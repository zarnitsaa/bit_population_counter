==> flow/design.v <==
module bit_population_counter6 #(
parameter int WIDTH=20
)(
input logic clk_i,
input logic srst_i,
input logic [WIDTH-1:0] data_i,
input logic data_val_i,
output logic [$clog2(WIDTH):0] data_o,
output logic data_val_o
);
logic [WIDTH-1:0] width;
always_comb
begin
	width=0;
	for (int i=0; i<WIDTH; i++) 
	width=width+data_i[i];
end
always_ff @(posedge clk_i)
if (srst_i) data_val_o<=1'b0;
else if (data_val_i) 
	begin
	data_val_o<=1'b1;
	data_o<=width;
	end
else data_val_o<=1'b0;
endmodule
* Reports on bit_population_counter6
What the tools print for bit_population_counter6, step after step.
Line numbers count from 1 in the design file above.
Operators: Yosys type, input widths -> output width; for muxes data width and select width s.
Library cell names are shortened.
The mark -- stands for no value.
- Design top :: bit_population_counter6
- Clock port :: clk_i
- Standard-cell library :: sky130hd
- Corner :: tt_025C_1v80

* Word-level counts
Source: Yosys, flattened and elaborated, memories not mapped. Widths are those after wreduce. Registers that Yosys merges into a memory's read port (data or address) are not register bits. Print and check cells do not count. Equal cells are merged and count once.
- $add $sub $neg :: 19
- Muxes and demuxes :: 1
- Bitwise logic cells :: 1
- Reductions and logical operators :: 1
** Operator list (count)
- $add 6x1->6 :: 14
- $add 5x1->6 :: 1
- $add 4x1->5 :: 1
- $add 3x1->4 :: 1
- $add 2x1->3 :: 1
- $add 1x1->2 :: 1
- $reduce_and 2->1 :: 1
- $not 1->1 :: 1
- $mux 1 :: 1
- Register bits :: 7
- Bits of input ports :: 23
- Output and inout bits :: 7
- Elaborated cells :: 24

* Logic depth
Depth = most cells in a row (Yosys ltp): at word level without a register or memory, in the mapped netlist without a sequential cell, where the memories' decode and read muxes count.
- Word-level depth :: 19
- ABC_AREA :: 0
- Depth in mapped cells :: 13
- Gate-level depth less buffers :: 13

* Netlist
The flow's flattened synthesis, as Yosys stat reports it; memories are mapped. The netlist is that of the ABC_AREA named above (0 if unset); the other value can give another one.
** Cells by type
- fa_1 :: count 14, area in all 280.269 um^2
- edfxtp_1 :: count 5, area in all 150.144 um^2
- inv_1 :: count 24, area in all 90.086 um^2
- ha_1 :: count 7, area in all 87.584 um^2
- dfxtp_1 :: count 1, area in all 20.019 um^2
- xor2_1 :: count 2, area in all 17.517 um^2
- nor2b_1 :: count 2, area in all 12.512 um^2
- a21oi_2 :: count 1, area in all 8.758 um^2
- a21o_1 :: count 1, area in all 7.507 um^2
- buf_4 :: count 1, area in all 7.507 um^2
- o21bai_1 :: count 1, area in all 7.507 um^2
- a21oi_1 :: count 1, area in all 5.005 um^2
- conb_1 :: count 1, area in all 3.754 um^2
- Cells in the netlist :: 61
- Cell area after synthesis :: 698.2 um^2
- Area of sequential cells :: 170.2 um^2
- Flip-flop cells :: 6
- Buffer cells :: 1

* Timing after synthesis
Path of least setup slack by OpenSTA after synthesis, without wires, with an ideal clock, recovery checks aside; 20% of the period is set as input and as output delay. Where synthesis merged equal registers, the netlist keeps one of their names.
- Kind :: input port to flip-flop
- Start point :: in data_i[0]
- End point :: reg data_o[4]
- Period :: 9140 ps
- External input delay :: 1828 ps
- Library setup time :: 259 ps
- Launch time at the first pin :: 1828 ps
- Arrival time :: 5224 ps
- Data required time :: 8881 ps
- Slack :: 3657 ps
- Path delay :: 3655 ps
- Driving pins on the path :: 13
- Path buffers :: 0
- Synthesis period reached :: 5483 ps
"path delay" is the arrival time less input delay plus setup time.
"driving pins on the path": output pins that drive a net of the path, with the launching flip-flop's if there is one; two outputs of one cell count as two.
"synthesis period reached" is the clock period less the worst setup slack; recovery checks do not enter. This is arithmetic on one report: input and output delays are still those of the set period (20% each).
The rows between start and end are the longest chain of elaborated cells between them; the timing report does not say that the signal goes this way. Where chains are equally long, one stands for them.
Each line given opens the expression or statement behind the cell; cells for indexed reads and writes are added by Yosys, which also makes memories of some case tables.
- Path through :: inv_1 > fa_1 > inv_1 > fa_1 > fa_1 > fa_1 > inv_1 > fa_1 > inv_1 > ha_1 > fa_1 > a21oi_1 > o21bai_1
- Cells in the longest elaborated chain :: 19
- Elaborated cells between the ends (all ways) :: 19
- Source lines of those cells :: 1
- Those cells by class :: add/sub (19)
** RTL lines, path after synthesis
- start, declared :: line 6 : input logic [WIDTH-1:0] data_i,
- $add 1x1->2 :: line 16 : width=width+data_i[i];
- $add 2x1->3 :: line 16
- $add 3x1->4 :: line 16
- $add 4x1->5 :: line 16
- $add 5x1->6 :: line 16
- $add 6x1->6 (14 in a row) :: line 16
- end, assigned :: line 23 : data_o<=width;
- end, declared :: line 8 : output logic [$clog2(WIDTH):0] data_o,

* Path in the finished layout
From the final timing report of stored run 1: the path of least setup slack in the routed layout; clock arrival at registers is part of the times.
The report prints the path's times to 10 ps; the period is as set.
- Kind :: input port to flip-flop
- Start point :: in data_i[0]
- End point :: reg data_o[4]
- Period :: 6350 ps
- External input delay :: 1270 ps
- Library setup time :: 250 ps
- Launch time at the first pin :: 1270 ps
- Arrival time :: 5240 ps
- Data required time :: 6330 ps
- Slack :: 1100 ps
- Driving pins on the path :: 14
- Path buffers :: 1
The rows between start and end are the longest chain of elaborated cells between them; the timing report does not say that the signal goes this way. Where chains are equally long, one stands for them.
- Path through :: clkdlybuf4s50_1 > inv_1 > fa_1 > inv_1 > fa_1 > fa_1 > fa_1 > inv_1 > fa_1 > inv_1 > ha_1 > fa_1 > a21oi_1 > o21bai_1
- Cells in the longest elaborated chain :: 19
- Elaborated cells between the ends (all ways) :: 19
- Source lines of those cells :: 1
- Those cells by class :: add/sub (19)
** RTL lines, path post-layout
- start, declared :: line 6 : input logic [WIDTH-1:0] data_i,
- $add 1x1->2 :: line 16 : width=width+data_i[i];
- $add 2x1->3 :: line 16
- $add 3x1->4 :: line 16
- $add 4x1->5 :: line 16
- $add 5x1->6 :: line 16
- $add 6x1->6 (14 in a row) :: line 16
- end, assigned :: line 23 : data_o<=width;
- end, declared :: line 8 : output logic [$clog2(WIDTH):0] data_o,

--- measured runs ---
Design bit_population_counter6 on sky130hd. What follows are 2 stored runs of the flow, each under its own settings; their order means nothing. The constraints put input and output delay at 20% of the set period each and load the outputs with 0.01 pF.
"period achieved" = clock period - worst setup slack. The figure is calculated, with input and output delays left at 20% of the set period.
"allowed time less slack (worst setup path)" is the time allowed to the run's worst setup path (the clock period less input and output delay, where it has them) less its slack. Clock arrival times count: a late capture clock shortens it, a late launch clock lengthens it.
"overall power": no workload was simulated; the value follows from the tool's default switching activity.
"allowed time less slack (worst setup path)" is known to 10 ps.

** Stored run 1
- Settings :: period_ns=6.35; CORE_UTILIZATION=34; SETUP_SLACK_MARGIN=-0.3; PLACE_DENSITY_LB_ADDON=0.23; CORE_ASPECT_RATIO=1.8; CORE_MARGIN=6; TNS_END_PERCENT=10; CAP_MARGIN=0; SLEW_MARGIN=40
- Total negative slack on setup checks :: 0 ps
- Period achieved :: 5253 ps
- Overall die area :: 3332.2 um^2
- Lowest setup slack :: 1097 ps
- Std-cell area (final layout) :: 1026.0 um^2
- Worst-case hold slack :: 1601 ps
- Allowed time less slack (worst setup path) :: 3980 ps
- Worst path kind :: input port to flip-flop
- Synthesized cell area :: 698.2 um^2
- Overall power :: 0.3503 mW
- Post-route utilization :: 0.542

** Stored run 2
- Settings :: period_ns=3.56; CORE_UTILIZATION=22; CELL_PAD_IN_SITES_GLOBAL_PLACEMENT=0; ABC_AREA=1; GPL_TIMING_DRIVEN=0; GPL_ROUTABILITY_DRIVEN=1; CTS_CLUSTER_SIZE=54; CAP_MARGIN=20; CORE_MARGIN=2; SLEW_MARGIN=20
- Total negative slack on setup checks :: -2073 ps
- Period achieved :: 4137 ps
- Overall die area :: 3755.8 um^2
- Lowest setup slack :: -577 ps
- Std-cell area (final layout) :: 1109.8 um^2
- Worst-case hold slack :: 1008 ps
- Allowed time less slack (worst setup path) :: 3420 ps
- Worst path kind :: input port to flip-flop
- Synthesized cell area :: 721.9 um^2
- Overall power :: 0.7444 mW
- Post-route utilization :: 0.361
--- end ---
